==> flow/design.v <==
module UnaryRootTwo
#(
    parameter INPUT_WIDTH = 32,
    parameter COUNT_WIDTH = $clog2(INPUT_WIDTH + 1),
    parameter EPSILON = 0
)
(
    input logic a,
    input logic ready,
    input logic clk,
    input logic reset,
    output logic valid,
    output logic y
);
    logic [(COUNT_WIDTH - 1):0] a_ones;
    logic [(COUNT_WIDTH - 1):0] y_ones;
    logic [(COUNT_WIDTH - 1):0] a_count;
    logic [(COUNT_WIDTH - 1):0] a_root_count;    
    logic [(COUNT_WIDTH - 1):0] y_count;
    logic [(COUNT_WIDTH - 1):0] a_upper_ones;
    logic [(COUNT_WIDTH - 1):0] a_lower_ones;
    logic [(COUNT_WIDTH - 1):0] a_root_upper_ones;
    logic [(COUNT_WIDTH - 1):0] a_root_lower_ones;
    logic [COUNT_WIDTH:0] a_pred_count; 
    logic [COUNT_WIDTH:0] a_pred_count_p1; 
    logic [COUNT_WIDTH:0] a_pred_upper_ones;
    logic [COUNT_WIDTH:0] a_pred_lower_ones;
    logic [COUNT_WIDTH:0] a_pred_upper_ones_p1;
    logic [COUNT_WIDTH:0] a_pred_lower_ones_p1;
    logic [COUNT_WIDTH:0] y_upper_ones;
    logic [COUNT_WIDTH:0] y_lower_ones;
    logic [COUNT_WIDTH:0] y_midpoint_ones;
    logic [COUNT_WIDTH:0] y_ones_p_epsilon;
    logic [COUNT_WIDTH:0] y_ones_m_epsilon;
    logic [COUNT_WIDTH:0] y_distance_upper;
    logic [COUNT_WIDTH:0] y_distance_lower;
    always_comb begin
        a_upper_ones = INPUT_WIDTH - a_count + a_ones;
        a_lower_ones = a_ones;
        a_pred_upper_ones = a_root_upper_ones * a_root_upper_ones;
        a_pred_upper_ones_p1 = (a_root_upper_ones + 1'b1) * (a_root_upper_ones + 1'b1);
        a_pred_lower_ones = a_root_lower_ones * a_root_lower_ones;
        a_pred_lower_ones_p1 = (a_root_lower_ones + 1'b1) * (a_root_upper_ones + 1'b1);
        a_pred_count = a_root_count * a_root_count;
        a_pred_count_p1 = (a_root_count + 1'b1) * (a_root_count + 1'b1);
        y_upper_ones = (a_root_upper_ones * a_root_count) << 1'b1;
        y_lower_ones = (a_root_lower_ones * a_root_count) << 1'b1;
        y_midpoint_ones = (INPUT_WIDTH - y_count + (y_ones << 1'b1));
        y_ones_p_epsilon = y_midpoint_ones + EPSILON >= (INPUT_WIDTH << 1'b1) ? (INPUT_WIDTH << 1'b1) : y_midpoint_ones + EPSILON;
        y_ones_m_epsilon = EPSILON >= y_midpoint_ones ? 0 : y_midpoint_ones - EPSILON;
        y_distance_upper = y_upper_ones - y_midpoint_ones;
        y_distance_lower = y_midpoint_ones - y_lower_ones;
    end
    always_ff @(posedge clk or negedge reset) begin
        if (!reset) begin
            a_ones <= 0;
            a_root_upper_ones <= 0;
            a_root_lower_ones <= 0;
            y_ones <= 0;
            a_count <= 0;
            a_root_count <= 0;
            y_count <= 0;
            y <= 0;
            valid <= 0;
        end else begin
            if (y_count == INPUT_WIDTH) begin
                y <= 1'b0;
                valid <= 1'b0;
            end else begin
                if (ready) begin
                    a_ones <= a_ones + a;
                    a_count <= a_count + 1'b1;
                end
                if (|a_count) begin
                    if (a_lower_ones >= a_pred_lower_ones_p1) begin
                        a_root_lower_ones <= a_root_lower_ones + 1'b1;
                    end
                    if (a_upper_ones >= a_pred_upper_ones_p1) begin
                        a_root_upper_ones <= a_root_upper_ones + 1'b1;
                    end
                    if (a_count >= a_pred_count_p1) begin
                        a_root_count <= a_root_count + 1'b1;
                    end
                    if (y_midpoint_ones <= y_lower_ones) begin
                        y <= 1'b1;
                        y_ones <= y_ones + 1'b1;
                        valid <= 1'b1;
                        y_count <= y_count + 1'b1;
                    end else if (y_midpoint_ones >= y_upper_ones) begin
                        y <= 1'b0;
                        valid <= 1'b1;
                        y_count <= y_count + 1'b1; 
                    end else if (y_ones_m_epsilon <= y_lower_ones && y_ones_p_epsilon < y_upper_ones) begin
                        y <= 1'b1;
                        y_ones <= y_ones + 1'b1;
                        valid <= 1'b1;
                        y_count <= y_count + 1'b1;
                    end else if (y_ones_p_epsilon >= y_upper_ones && y_ones_m_epsilon > y_lower_ones) begin
                        y <= 1'b0;
                        valid <= 1'b1;
                        y_count <= y_count + 1'b1;
                    end else if (y_ones_m_epsilon <= y_lower_ones && y_ones_p_epsilon >= y_upper_ones && y_distance_lower <= y_distance_upper) begin
                        y <= 1'b1;
                        y_ones <= y_ones + 1'b1;
                        valid <= 1'b1;
                        y_count <= y_count + 1'b1;
                    end else if (y_ones_m_epsilon <= y_lower_ones && y_ones_p_epsilon >= y_upper_ones && y_distance_lower >= y_distance_upper) begin
                        y <= 1'b0;
                        valid <= 1'b1;
                        y_count <= y_count + 1'b1;
                    end else begin
                        valid <= 1'b0;
                    end
                end
            end
        end
    end
endmodule
== Reports on UnaryRootTwo ==
Tool output for the design above, in the order of the flow.
Lines are those of the file above, counted from 1.
Operators: Yosys type, input widths -> output width; for muxes data width and select width s.
Library cell names are shortened.
A cell with - has no value.
Set-up
  design top: UnaryRootTwo
  clock input: clk
  standard-cell library: sky130hd
  library corner: tt_025C_1v80

== Word-level counts ==
Counts by Yosys on the flattened word-level netlist (proc, flatten, opt, wreduce; memories kept). Register bits leave out memories and registers merged into their read ports (data or address). Print and check cells are left out.
Storage and ports
  memory bits (writable): 0
  latch bits: 0
  word width x clocked read ports: 0
  input bits: 4
  cells after elaboration: 93
  register bits after elaboration: 44
  memories kept: 0
  ROM bits: 0
Cells by class
  mux-type cells: 29
  order comparisons: 13
  equal/unequal tests: 3
  $add $sub $neg: 16
  bitwise logic cells: 1
  divide/modulo/power cells: 0
  reduce/logical cells: 17
  multiply operators: 5
  shift operators: 0
Operator list (number)
  $mul 7x7->7: 3
  $mul 6x6->6: 2
  $mux 6: 11
  $add 6x1->6 const B: 6
  $add 6x1->7 const B: 3
  $ge 6x7->1: 3
  $ge 7x7->1: 3
  $le 7x7->1: 3
  $mux 1: 16
  $sub 7x7->7: 2
  $mux 7: 2
  $reduce_and 3->1: 4
  $ge 1x7->1 const A: 1
  $sub 6x6->7 const A: 1
  $add 7x7->7: 1
  $gt 7x7->1: 1
  $lt 7x7->1: 1
  $ge 7x7->1 const B: 1
  $reduce_bool 7->1: 1
  $add 6x1->6: 1
  $add 6x6->6: 1
  $sub 6x6->6 const A: 1
  $eq 6x6->1 const B: 1
  $reduce_bool 6->1: 1
  $reduce_or 6->1: 1
  $logic_and 1x1->1: 5
  $reduce_and 5->1: 1
  $reduce_and 2->1: 2
Other operator kinds: 5; their cells: 5.

== Depth ==
Depth = most cells in a row (Yosys ltp): at word level without a register or memory, in the mapped netlist without a sequential cell, where the memories' decode and read muxes count.
Depth
  depth after elaboration: 15
  ABC_AREA: 0
  depth in mapped cells: 23

== Netlist ==
The flow's flattened synthesis, as Yosys stat reports it; memories are mapped. The netlist is that of the ABC_AREA named above (0 if unset); the other value can give another one.
Cell types (number)
  ha_1: 121
  dfrtp_1: 44
  xnor2_1: 62
  fa_1: 26
  inv_1: 81
  xor2_1: 33
  nand2_1: 60
  a21o_1: 24
  nor2_1: 40
  a21oi_1: 23
  and2_1: 18
  xnor3_1: 5
  nor2b_1: 13
  nand3_1: 14
  nand4_1: 10
  and3_1: 9
  o21ai_0: 11
  or2_2: 8
Other cell types: 44; their cells: 98.
Synthesis totals
  flip-flop cells: 44
  synthesis area: 6279.8 µm²
  cell count: 700
  buffer cells: 20

== Worst setup path after synthesis ==
Path of least setup slack by OpenSTA after synthesis, without wires, with an ideal clock, recovery checks aside; 20% of the period is set as input and as output delay. Where synthesis merged equal registers, the netlist keeps one of their names.
Path after synthesis
  path type: flip-flop to flip-flop
  from: reg a_root_count[0]
  to: reg y_ones[1]
  path slack: -0.161 ns
  stages: 23
  arrival: 5.143 ns
  delay of the path: 5.270 ns
  setup time: 0.127 ns
  path buffers: 2
  period: 5.11 ns
  period reached after synthesis: 5.271 ns
"delay of the path" = arrival - input delay + setup time.
"stages": output pins that drive a net of the path, with the launching flip-flop's if there is one; two outputs of one cell count as two.
"period reached after synthesis" = period - worst setup slack (recovery checks aside). The figure is calculated, with input and output delays left at 20% of the set period.
Between the ends stands the longest chain of elaborated cells between them, by number of cells; it is not shown to be the way that was timed. Of several equally long chains one is given.
Each line given opens the expression or statement behind the cell; cells for indexed reads and writes are added by Yosys, which also makes memories of some case tables.
At most two assigning lines are given for a register; there are more.
On the way, after synthesis
  cells stage by stage: dfrtp_1 clkbuf_1 clkbuf_1 nand2_1 fa_1 inv_1 ha_1 fa_1 fa_1 xor2_1 xnor2_1 xnor2_1 xor2_1 ha_1 xor2_1 ha_1 o21ai_0 a21oi_1 o221ai_1 a31oi_1 nor3_2 nand2_1 mux2_1
  cells in the longest elaborated chain: 9
  elaborated cells on any way between the ends: 24
RTL lines, path after synthesis
  start: declaration: RTL line 18  | logic [(COUNT_WIDTH - 1):0] a_root_count;
  start: assignment: RTL line 61  | a_root_count <= 0;
  start: assignment: RTL line 82  | a_root_count <= a_root_count + 1'b1;
  $mul 6x6->6: RTL line 47  | y_lower_ones = (a_root_lower_ones * a_root_count) << 1'b1;
  $sub 7x7->7: RTL line 52  | y_distance_lower = y_midpoint_ones - y_lower_ones;
  $le 7x7->1: RTL line 102  | end else if (y_ones_m_epsilon <= y_lower_ones && y_ones_p_epsilon >= y_upper_ones && y_distance_lower <= y_dis ...
  $logic_and 1x1->1: RTL line 102
  $mux 6: RTL line 102
  $mux 6: RTL line 98  | end else if (y_ones_p_epsilon >= y_upper_ones && y_ones_m_epsilon > y_lower_ones) begin
  $mux 6: RTL line 93  | end else if (y_ones_m_epsilon <= y_lower_ones && y_ones_p_epsilon < y_upper_ones) begin
  $mux 6: RTL line 89  | end else if (y_midpoint_ones >= y_upper_ones) begin
  $mux 6: RTL line 84  | if (y_midpoint_ones <= y_lower_ones) begin
  end: assignment: RTL line 86  | y_ones <= y_ones + 1'b1;
  end: assignment: RTL line 95  | y_ones <= y_ones + 1'b1;
  end: declaration: RTL line 16  | logic [(COUNT_WIDTH - 1):0] y_ones;

== Path in the finished layout ==
From the final timing report of job 1: the path of least setup slack in the routed layout; clock arrival at registers is part of the times.
Path after layout
  path type: flip-flop to flip-flop
  from: reg a_root_count[0]
  to: reg y_ones[5]
  stages: 23
  path buffers: 2
  period: 3.12 ns
  arrival: 5.14 ns
  setup time: 0.11 ns
  path slack: -1.85 ns
Between the ends stands the longest chain of elaborated cells between them, by number of cells; it is not shown to be the way that was timed. Of several equally long chains one is given.
At most two assigning lines are given for a register; there are more.
On the way, after layout
  cells stage by stage: dfrtp_2 buf_4 nand2_1 fa_1 inv_1 ha_1 fa_1 fa_2 xor2_1 xnor2_1 xnor2_1 xnor2_1 ha_1 xnor2_1 ha_1 o21ai_1 a21oi_1 o221ai_1 a31oi_1 nor3_2 buf_4 nand4_1 xnor2_1
  cells in the longest elaborated chain: 9
  elaborated cells on any way between the ends: 24
RTL lines, path after layout
  start: declaration: RTL line 18  | logic [(COUNT_WIDTH - 1):0] a_root_count;
  start: assignment: RTL line 61  | a_root_count <= 0;
  start: assignment: RTL line 82  | a_root_count <= a_root_count + 1'b1;
  $mul 6x6->6: RTL line 47  | y_lower_ones = (a_root_lower_ones * a_root_count) << 1'b1;
  $sub 7x7->7: RTL line 52  | y_distance_lower = y_midpoint_ones - y_lower_ones;
  $le 7x7->1: RTL line 102  | end else if (y_ones_m_epsilon <= y_lower_ones && y_ones_p_epsilon >= y_upper_ones && y_distance_lower <= y_dis ...
  $logic_and 1x1->1: RTL line 102
  $mux 6: RTL line 102
  $mux 6: RTL line 98  | end else if (y_ones_p_epsilon >= y_upper_ones && y_ones_m_epsilon > y_lower_ones) begin
  $mux 6: RTL line 93  | end else if (y_ones_m_epsilon <= y_lower_ones && y_ones_p_epsilon < y_upper_ones) begin
  $mux 6: RTL line 89  | end else if (y_midpoint_ones >= y_upper_ones) begin
  $mux 6: RTL line 84  | if (y_midpoint_ones <= y_lower_ones) begin
  end: assignment: RTL line 86  | y_ones <= y_ones + 1'b1;
  end: assignment: RTL line 95  | y_ones <= y_ones + 1'b1;
  end: declaration: RTL line 16  | logic [(COUNT_WIDTH - 1):0] y_ones;

2 stored runs of UnaryRootTwo in the flow (synthesis by Yosys, layout by OpenROAD, sky130hd cells), in arbitrary order. Constraints: input delay and output delay 20% of the set period each, output load 0.01 pF.
By "achieved clock period (ns)" is meant the clock period of the run minus its worst setup slack. This is arithmetic on one report: input and output delays are still those of the set period (20% each).
"worst setup path time (ns)" means the part of the period allowed to the worst setup path (the constraints hold back 20% at inputs and 20% at outputs) less its slack; where the path has registers, the arrival times of their clocks count too.

settings of job 1
{
  "period_ns": 3.12,
  "CAP_MARGIN": 20,
  "CORE_MARGIN": 2,
  "CORE_UTILIZATION": 40,
  "SLEW_MARGIN": 20
}
report of job 1
yosys chip area after synthesis (um^2): 6279.8
finish__design__die__area: 16717.2
finish__design__instance__area__stdcell: 8553.2
finish__design__instance__utilization: 0.5606
finish__timing__setup__ws: -1.848
finish__timing__setup__tns: -45.982
finish__timing__hold__ws: 0.283
achieved clock period (ns): 4.968
worst setup path time (ns): 4.97
worst setup path kind: flip-flop to flip-flop

settings of job 2
{
  "period_ns": 4.37,
  "CORE_UTILIZATION": 37,
  "PLACE_DENSITY_LB_ADDON": 0.13,
  "CORE_MARGIN": 7,
  "GPL_TIMING_DRIVEN": 1,
  "MIN_ROUTING_LAYER": "met1",
  "CAP_MARGIN": 20,
  "SLEW_MARGIN": 20
}
report of job 2
yosys chip area after synthesis (um^2): 6279.8
finish__design__die__area: 20816.7
finish__design__instance__area__stdcell: 7833.8
finish__design__instance__utilization: 0.4724
finish__timing__setup__ws: -0.580
finish__timing__setup__tns: -8.505
finish__timing__hold__ws: 0.520
achieved clock period (ns): 4.950
worst setup path time (ns): 4.95
worst setup path kind: flip-flop to flip-flop

==> flow/design.v <==
module UnaryMultiplier
#(
    parameter INPUT_WIDTH = 32,
    parameter COUNT_WIDTH = $clog2(INPUT_WIDTH + 1),
    parameter EPSILON = 64
)
(
    input logic a,
    input logic b,
    input logic [1:0] ready,
    input logic clk,
    input logic reset,
    output logic valid,
    output logic y
);
    logic [(COUNT_WIDTH - 1):0] a_ones;
    logic [(COUNT_WIDTH - 1):0] b_ones;
    logic [(COUNT_WIDTH - 1):0] y_ones;
    logic [(COUNT_WIDTH - 1):0] a_count;
    logic [(COUNT_WIDTH - 1):0] b_count;
    logic [(COUNT_WIDTH - 1):0] y_count;
    logic [(COUNT_WIDTH - 1):0] a_upper_ones;
    logic [(COUNT_WIDTH - 1):0] b_upper_ones;
    logic [(COUNT_WIDTH - 1):0] a_lower_ones;
    logic [(COUNT_WIDTH - 1):0] b_lower_ones;
    logic [COUNT_WIDTH:0] y_upper_ones;
    logic [COUNT_WIDTH:0] y_lower_ones;
    logic [COUNT_WIDTH:0] y_midpoint_ones;
    logic [COUNT_WIDTH:0] y_ones_p_epsilon;
    logic [COUNT_WIDTH:0] y_ones_m_epsilon;
    logic [COUNT_WIDTH:0] y_distance_upper;
    logic [COUNT_WIDTH:0] y_distance_lower;
    logic [2*(COUNT_WIDTH - 1):0] y_prod_upper_ones;
    logic [2*(COUNT_WIDTH - 1):0] y_prod_lower_ones;
    always_comb begin
        a_upper_ones = INPUT_WIDTH - a_count + a_ones;
        a_lower_ones = a_ones;
        b_upper_ones = INPUT_WIDTH - b_count + b_ones;
        b_lower_ones = b_ones;
        y_prod_upper_ones = a_upper_ones * b_upper_ones;
        y_prod_lower_ones = a_lower_ones * b_lower_ones;
        y_upper_ones = y_prod_upper_ones >> (COUNT_WIDTH - 2);
        y_lower_ones = y_prod_lower_ones >> (COUNT_WIDTH - 2);
        y_midpoint_ones = (INPUT_WIDTH - y_count + (y_ones << 1'b1));
        y_ones_p_epsilon = y_midpoint_ones + EPSILON >= (INPUT_WIDTH << 1'b1) ? (INPUT_WIDTH) << 1'b1 : y_midpoint_ones + EPSILON;
        y_ones_m_epsilon = EPSILON >= y_midpoint_ones ? 0 : y_midpoint_ones - EPSILON;
        y_distance_upper = y_upper_ones - y_midpoint_ones;
        y_distance_lower = y_midpoint_ones - y_lower_ones;
    end
    always_ff @(posedge clk or negedge reset) begin
        if (!reset) begin
            a_ones <= 0;
            b_ones <= 0;
            y_ones <= 0;
            a_count <= 0;
            b_count <= 0;
            y_count <= 0;
            y <= 0;
            valid <= 0;
        end else begin
            if (y_count == INPUT_WIDTH) begin
                y <= 1'b0;
                valid <= 1'b0;
            end else begin
                if (ready[0]) begin
                    a_ones <= a_ones + a;
                    a_count <= a_count + 1'b1;
                end
                if (ready[1]) begin
                    b_ones <= b_ones + b;
                    b_count <= b_count + 1'b1;
                end
                if (|a_count || |b_count) begin
                    if (y_midpoint_ones <= y_lower_ones) begin
                        y <= 1'b1;
                        y_ones <= y_ones + 1'b1;
                        valid <= 1'b1;
                        y_count <= y_count + 1'b1;
                    end else if (y_midpoint_ones >= y_upper_ones) begin
                        y <= 1'b0;
                        valid <= 1'b1;
                        y_count <= y_count + 1'b1; 
                    end else if (y_ones_m_epsilon <= y_lower_ones && y_ones_p_epsilon < y_upper_ones) begin
                        y <= 1'b1;
                        y_ones <= y_ones + 1'b1;
                        valid <= 1'b1;
                        y_count <= y_count + 1'b1;
                    end else if (y_ones_p_epsilon >= y_upper_ones && y_ones_m_epsilon > y_lower_ones) begin
                        y <= 1'b0;
                        valid <= 1'b1;
                        y_count <= y_count + 1'b1;
                    end else if (y_ones_m_epsilon <= y_lower_ones && y_ones_p_epsilon >= y_upper_ones && y_distance_lower <= y_distance_upper) begin
                        y <= 1'b1;
                        y_ones <= y_ones + 1'b1;
                        valid <= 1'b1;
                        y_count <= y_count + 1'b1;
                    end else if (y_ones_m_epsilon <= y_lower_ones && y_ones_p_epsilon >= y_upper_ones && y_distance_lower >= y_distance_upper) begin
                        y <= 1'b0;
                        valid <= 1'b1;
                        y_count <= y_count + 1'b1;
                    end else begin
                        valid <= 1'b0;
                    end
                end
            end
        end
    end
endmodule
From RTL to reports: UnaryMultiplier
Tool output for the design above, in the order of the flow.
Lines are those of the file above, counted from 1.
{"block": "inputs", "design": "UnaryMultiplier", "clock_port": "clk", "library": "sky130hd", "pvt_corner": "tt_025C_1v80"}

After elaboration
Source: Yosys, flattened and elaborated, memories not mapped. Widths are those after wreduce. Registers that Yosys merges into a memory's read port (data or address) are not register bits. Print and check cells do not count. Equal cells are merged and count once.
{"block": "op_classes", "cmp": 10, "addsub": 16, "n_mux": 29, "n_reduce_logical": 17, "multipliers": 2, "bitwise": 1, "n_eq": 3}
{"block": "ops", "cell": "multiplier 6 x 6 -> 11 bit", "count": 2}
{"block": "ops", "cell": "two-way mux 6 bit", "count": 11}
{"block": "ops", "cell": "adder 6 x 1 -> 6 bit with constant B", "count": 4}
{"block": "ops", "cell": ">= comparator 7 bit", "count": 3}
{"block": "ops", "cell": "<= comparator 7 bit", "count": 3}
{"block": "ops", "cell": "two-way mux 1 bit", "count": 16}
{"block": "ops", "cell": "subtractor 7 bit", "count": 2}
{"block": "ops", "cell": "two-way mux 7 bit", "count": 2}
{"block": "ops", "cell": "adder 6 x 1 -> 6 bit", "count": 2}
{"block": "ops", "cell": "adder 6 bit", "count": 2}
{"block": "ops", "cell": "subtractor 6 bit with constant A", "count": 2}
{"block": "ops", "cell": "OR reduction 6 bit", "count": 2}
{"block": "ops", "cell": "adder 7 x 7 -> 8 bit with constant B", "count": 1}
{"block": "ops", "cell": ">= comparator 8 x 7 -> 1 bit with constant B", "count": 1}
{"block": "ops", "cell": "subtractor 6 x 6 -> 7 bit with constant A", "count": 1}
{"block": "ops", "cell": "adder 7 bit", "count": 1}
{"block": "ops", "cell": "subtractor 7 bit with constant B", "count": 1}
{"block": "ops", "cell": "greater-than comparator 7 bit", "count": 1}
{"block": "ops", "cell": "< comparator 7 bit", "count": 1}
{"block": "ops", "cell": ">= comparator 7 bit with constant A", "count": 1}
{"block": "ops", "cell": "nonzero test 7 bit", "count": 1}
{"block": "ops", "cell": "AND reduction 2 bit", "count": 3}
{"block": "ops", "cell": "== test 6 bit with constant B", "count": 1}
{"block": "ops", "cell": "nonzero test 6 bit", "count": 1}
{"block": "ops", "cell": "logical AND 1 bit", "count": 5}
{"block": "ops", "cell": "AND reduction 5 bit", "count": 1}
{"block": "ops", "cell": "inequality test 3 bit with constant B", "count": 1}
{"block": "ops", "cell": "AND reduction 3 bit", "count": 1}
Not listed: further kinds 5, cells in them 5.
{"block": "word_totals", "ff_bits": 38}

Longest topological paths
Longest topological path by Yosys (ltp), each cell counted once; first at word level (registers and memories cut), then after technology mapping (sequential cells cut; the memories' decode and read muxes count).
{"block": "logic_depth", "depth_word": 16, "abc_area": 1, "depth_mapped": 45, "ltp_nobuf": 45}

After synthesis
The flow's flattened synthesis, as Yosys stat reports it; memories are mapped. The netlist is that of the ABC_AREA named above (0 if unset); the other value can give another one.
{"block": "mapped", "seq_area_um2": 950.9, "ffs": 38, "buf_cells": 9, "cells": 741, "yosys_area_um2": 5655.4}
{"block": "types", "cell_type": "sky130_fd_sc_hd__ha_1", "count": 99, "type_area_um2": 1.24E+03}
{"block": "types", "cell_type": "sky130_fd_sc_hd__dfrtp_1", "count": 38, "type_area_um2": 950.912}
{"block": "types", "cell_type": "sky130_fd_sc_hd__fa_1", "count": 37, "type_area_um2": 740.71}
{"block": "types", "cell_type": "sky130_fd_sc_hd__inv_1", "count": 158, "type_area_um2": 593.069}
{"block": "types", "cell_type": "sky130_fd_sc_hd__nand2_1", "count": 142, "type_area_um2": 533.011}
{"block": "types", "cell_type": "sky130_fd_sc_hd__xor2_1", "count": 34, "type_area_um2": 297.786}
{"block": "types", "cell_type": "sky130_fd_sc_hd__nand3_1", "count": 50, "type_area_um2": 250.24}
{"block": "types", "cell_type": "sky130_fd_sc_hd__xnor2_1", "count": 22, "type_area_um2": 192.685}
{"block": "types", "cell_type": "sky130_fd_sc_hd__nor2_1", "count": 51, "type_area_um2": 191.434}
{"block": "types", "cell_type": "sky130_fd_sc_hd__a21oi_1", "count": 29, "type_area_um2": 145.139}
{"block": "types", "cell_type": "sky130_fd_sc_hd__o21ai_0", "count": 15, "type_area_um2": 75.072}
{"block": "types", "cell_type": "sky130_fd_sc_hd__nand4_1", "count": 11, "type_area_um2": 68.816}
{"block": "types", "cell_type": "sky130_fd_sc_hd__nand2_2", "count": 7, "type_area_um2": 43.792}
{"block": "types", "cell_type": "sky130_fd_sc_hd__nand2_4", "count": 3, "type_area_um2": 33.782}
{"block": "types", "cell_type": "sky130_fd_sc_hd__nor4_1", "count": 5, "type_area_um2": 31.28}
{"block": "types", "cell_type": "sky130_fd_sc_hd__or2_2", "count": 4, "type_area_um2": 25.024}
{"block": "types", "cell_type": "sky130_fd_sc_hd__buf_6", "count": 2, "type_area_um2": 22.522}
{"block": "types", "cell_type": "sky130_fd_sc_hd__clkbuf_1", "count": 6, "type_area_um2": 22.522}
Not listed: further types 19, cells in them 28.

Path before layout
Source: OpenSTA report_checks on the synthesized netlist (no wires, ideal clock, input and output delay 20% of the period each), path of least setup slack; recovery checks are left aside. Register names are those of the netlist, which keeps one name where synthesis merged equal registers.
{"block": "synth_timing", "kind": "register to register", "start": "register b_ones[1]", "end": "register y_ones[3]", "t_first_pin_ps": 0, "slack_ps": 1104, "path_delay_ps": 6296, "setup_ps": 117, "arrival_time_ps": 6179, "period_ps": 7400, "driving_pins": 40, "t_required_ps": 7283, "n_path_buf": 0, "synth_period_reached_ps": 6296}
"path_delay_ps" is the arrival time less input delay plus setup time.
"driving_pins": output pins that drive a net of the path, with the launching flip-flop's if there is one; two outputs of one cell count as two.
"synth_period_reached_ps" is the clock period less the worst setup slack; recovery checks do not enter. This is arithmetic on one report: input and output delays are still those of the set period (20% each).
The rows between start and end are the longest chain of elaborated cells between them; the timing report does not say that the signal goes this way. Where chains are equally long, one stands for them.
A line is the first line of the expression or statement that the cell stems from. Yosys adds cells for indexed reads and writes and turns some case tables into memories.
At most two assigning lines are given for a register; there are more.
{"block": "synth_via", "cell_sequence": "sky130_fd_sc_hd__dfrtp_1 sky130_fd_sc_hd__ha_1 sky130_fd_sc_hd__ha_1 sky130_fd_sc_hd__inv_1 sky130_fd_sc_hd__fa_1 sky130_fd_sc_hd__inv_1 sky130_fd_sc_hd__nand3_1 sky130_fd_sc_hd__nand2_1 sky130_fd_sc_hd__nand3_1 sky130_fd_sc_hd__nand2_2 sky130_fd_sc_hd__inv_1 sky130_fd_sc_hd__or2_2 sky130_fd_sc_hd__fa_1 sky130_fd_sc_hd__fa_1 sky130_fd_sc_hd__inv_1 sky130_fd_sc_hd__fa_1 sky130_fd_sc_hd__ha_1 sky130_fd_sc_hd__nand2_1 [... 4 more ...] sky130_fd_sc_hd__nand2_1 sky130_fd_sc_hd__inv_1 sky130_fd_sc_hd__ha_1 sky130_fd_sc_hd__nand2_1 sky130_fd_sc_hd__inv_1 sky130_fd_sc_hd__nand3_1 sky130_fd_sc_hd__o221ai_1 sky130_fd_sc_hd__xor2_1 sky130_fd_sc_hd__ha_1 sky130_fd_sc_hd__nand2_1 sky130_fd_sc_hd__nor4_1 sky130_fd_sc_hd__a31oi_1 sky130_fd_sc_hd__nand2_1 sky130_fd_sc_hd__nand2_2 sky130_fd_sc_hd__nand2_4 sky130_fd_sc_hd__nand2_4 sky130_fd_sc_hd__nand2_1 sky130_fd_sc_hd__nand2_1", "elab_chain_len": 10}
{"block": "synth_lines", "item": "start, declared", "line": 17, "rtl": "logic [(COUNT_WIDTH - 1):0] b_ones;"}
{"block": "synth_lines", "item": "start, assigned", "line": 53, "rtl": "b_ones <= 0;"}
{"block": "synth_lines", "item": "start, assigned", "line": 70, "rtl": "b_ones <= b_ones + b;"}
{"block": "synth_lines", "item": "adder 6 bit", "line": 38, "rtl": "b_upper_ones = INPUT_WIDTH - b_count + b_ones;"}
{"block": "synth_lines", "item": "multiplier 6 x 6 -> 11 bit", "line": 40, "rtl": "y_prod_upper_ones = a_upper_ones * b_upper_ones;"}
{"block": "synth_lines", "item": "subtractor 7 bit", "line": 47, "rtl": "y_distance_upper = y_upper_ones - y_midpoint_ones;"}
{"block": "synth_lines", "item": "<= comparator 7 bit", "line": 92, "rtl": "end else if (y_ones_m_epsilon <= y_lower_ones && y_ones_p_epsilon >= y_upper_ones && y_distance_lower <= y_dis ..."}
{"block": "synth_lines", "item": "logical AND 1 bit", "line": 92}
{"block": "synth_lines", "item": "two-way mux 6 bit", "line": 92}
{"block": "synth_lines", "item": "two-way mux 6 bit", "line": 88, "rtl": "end else if (y_ones_p_epsilon >= y_upper_ones && y_ones_m_epsilon > y_lower_ones) begin"}
{"block": "synth_lines", "item": "two-way mux 6 bit", "line": 83, "rtl": "end else if (y_ones_m_epsilon <= y_lower_ones && y_ones_p_epsilon < y_upper_ones) begin"}
{"block": "synth_lines", "item": "two-way mux 6 bit", "line": 79, "rtl": "end else if (y_midpoint_ones >= y_upper_ones) begin"}
{"block": "synth_lines", "item": "two-way mux 6 bit", "line": 74, "rtl": "if (y_midpoint_ones <= y_lower_ones) begin"}
{"block": "synth_lines", "item": "end, assigned", "line": 76, "rtl": "y_ones <= y_ones + 1'b1;"}
{"block": "synth_lines", "item": "end, assigned", "line": 85, "rtl": "y_ones <= y_ones + 1'b1;"}
{"block": "synth_lines", "item": "end, declared", "line": 18, "rtl": "logic [(COUNT_WIDTH - 1):0] y_ones;"}

Path in the finished layout
From the final timing report of run A: the path of least setup slack in the routed layout; clock arrival at registers is part of the times.
The report prints the path's times to 10 ps; the period is as set.
{"block": "layout_timing", "kind": "register to register", "start": "register a_ones[1]", "end": "register y_ones[1]", "t_required_ps": 8710, "period_ps": 8510, "arrival_time_ps": 7070, "driving_pins": 36, "setup_ps": 100, "n_path_buf": 0, "t_first_pin_ps": 300, "slack_ps": 1630}
The rows between start and end are the longest chain of elaborated cells between them; the timing report does not say that the signal goes this way. Where chains are equally long, one stands for them.
At most two assigning lines are given for a register; there are more.
{"block": "layout_via", "cell_sequence": "sky130_fd_sc_hd__dfrtp_1 sky130_fd_sc_hd__ha_1 sky130_fd_sc_hd__ha_1 sky130_fd_sc_hd__fa_1 sky130_fd_sc_hd__xnor2_1 sky130_fd_sc_hd__nor2_1 sky130_fd_sc_hd__fa_1 sky130_fd_sc_hd__fa_1 sky130_fd_sc_hd__inv_1 sky130_fd_sc_hd__fa_1 sky130_fd_sc_hd__inv_1 sky130_fd_sc_hd__ha_4 sky130_fd_sc_hd__nand2_1 sky130_fd_sc_hd__nor2_1 sky130_fd_sc_hd__nand3_1 sky130_fd_sc_hd__nand2_1 sky130_fd_sc_hd__nand2_1 sky130_fd_sc_hd__nand2_1 sky130_fd_sc_hd__inv_1 sky130_fd_sc_hd__ha_4 sky130_fd_sc_hd__nand2_1 sky130_fd_sc_hd__inv_1 sky130_fd_sc_hd__nand3_1 sky130_fd_sc_hd__o221ai_2 sky130_fd_sc_hd__xor2_1 sky130_fd_sc_hd__ha_1 sky130_fd_sc_hd__nand2_1 sky130_fd_sc_hd__inv_1 sky130_fd_sc_hd__o21ai_0 sky130_fd_sc_hd__a31oi_1 sky130_fd_sc_hd__nand2_1 sky130_fd_sc_hd__nand2_2 sky130_fd_sc_hd__nand2_4 sky130_fd_sc_hd__nand2_4 sky130_fd_sc_hd__nand2_1 sky130_fd_sc_hd__nand2_1", "elab_chain_len": 10}
{"block": "layout_lines", "item": "start, declared", "line": 16, "rtl": "logic [(COUNT_WIDTH - 1):0] a_ones;"}
{"block": "layout_lines", "item": "start, assigned", "line": 52, "rtl": "a_ones <= 0;"}
{"block": "layout_lines", "item": "start, assigned", "line": 66, "rtl": "a_ones <= a_ones + a;"}
{"block": "layout_lines", "item": "adder 6 bit", "line": 36, "rtl": "a_upper_ones = INPUT_WIDTH - a_count + a_ones;"}
{"block": "layout_lines", "item": "multiplier 6 x 6 -> 11 bit", "line": 40, "rtl": "y_prod_upper_ones = a_upper_ones * b_upper_ones;"}
{"block": "layout_lines", "item": "subtractor 7 bit", "line": 47, "rtl": "y_distance_upper = y_upper_ones - y_midpoint_ones;"}
{"block": "layout_lines", "item": "<= comparator 7 bit", "line": 92, "rtl": "end else if (y_ones_m_epsilon <= y_lower_ones && y_ones_p_epsilon >= y_upper_ones && y_distance_lower <= y_dis ..."}
{"block": "layout_lines", "item": "logical AND 1 bit", "line": 92}
{"block": "layout_lines", "item": "two-way mux 6 bit", "line": 92}
{"block": "layout_lines", "item": "two-way mux 6 bit", "line": 88, "rtl": "end else if (y_ones_p_epsilon >= y_upper_ones && y_ones_m_epsilon > y_lower_ones) begin"}
{"block": "layout_lines", "item": "two-way mux 6 bit", "line": 83, "rtl": "end else if (y_ones_m_epsilon <= y_lower_ones && y_ones_p_epsilon < y_upper_ones) begin"}
{"block": "layout_lines", "item": "two-way mux 6 bit", "line": 79, "rtl": "end else if (y_midpoint_ones >= y_upper_ones) begin"}
{"block": "layout_lines", "item": "two-way mux 6 bit", "line": 74, "rtl": "if (y_midpoint_ones <= y_lower_ones) begin"}
{"block": "layout_lines", "item": "end, assigned", "line": 76, "rtl": "y_ones <= y_ones + 1'b1;"}
{"block": "layout_lines", "item": "end, assigned", "line": 85, "rtl": "y_ones <= y_ones + 1'b1;"}
{"block": "layout_lines", "item": "end, declared", "line": 18, "rtl": "logic [(COUNT_WIDTH - 1):0] y_ones;"}

Hand-over note for UnaryMultiplier

Below are 2 stored runs of the flow (Yosys, OpenROAD; platform sky130hd) on UnaryMultiplier, each with its settings and what was measured, unordered. Constraints: input delay and output delay 20% of the set period each, output load 0.01 pF.
"timing.achieved_period_ps": clock period set for the run, less the worst setup slack. It is reckoned from that one timing run; input and output delays stay at 20% of the period that was set.
"worstPathTime_ps" = time allowed to the worst setup path (clock period - input delay - output delay, where it has them) - its slack; a late launch clock adds to it, a late capture clock takes from it.
"worstPathTime_ps" is known to 10 ps.

{"run": "run A", "settings": { "period_ns": 8.51, "CORE_UTILIZATION": 65, "SETUP_SLACK_MARGIN": 1.29, "PLACE_DENSITY_LB_ADDON": 0.16, "CORE_ASPECT_RATIO": 0.93, "CORE_MARGIN": 8, "ABC_AREA": 1, "GPL_TIMING_DRIVEN": 1, "CAP_MARGIN": 25, "SLEW_MARGIN": 0 }, "results": { "post_synth_area_um2": 5655.4, "design.die.area_um2": 11943.8, "post_route_stdcell_area_um2": 5997.0, "finish.utilization_frac": 0.695, "worst_setup_slack_ps": 1634, "setupTns_ps": 0, "holdWs_ps": 504, "timing.achieved_period_ps": 6876, "worstPathTime_ps": 6880, "critical_path_type": "register to register" }}
{"run": "run B", "settings": { "period_ns": 8.67, "CORE_UTILIZATION": 65, "CAP_MARGIN": 20, "CORE_MARGIN": 2, "SLEW_MARGIN": 20 }, "results": { "post_synth_area_um2": 5306.3, "design.die.area_um2": 8901.9, "post_route_stdcell_area_um2": 5562.8, "finish.utilization_frac": 0.712, "worst_setup_slack_ps": 916, "setupTns_ps": 0, "holdWs_ps": 487, "timing.achieved_period_ps": 7754, "worstPathTime_ps": 7750, "critical_path_type": "register to register" }}

End of note.
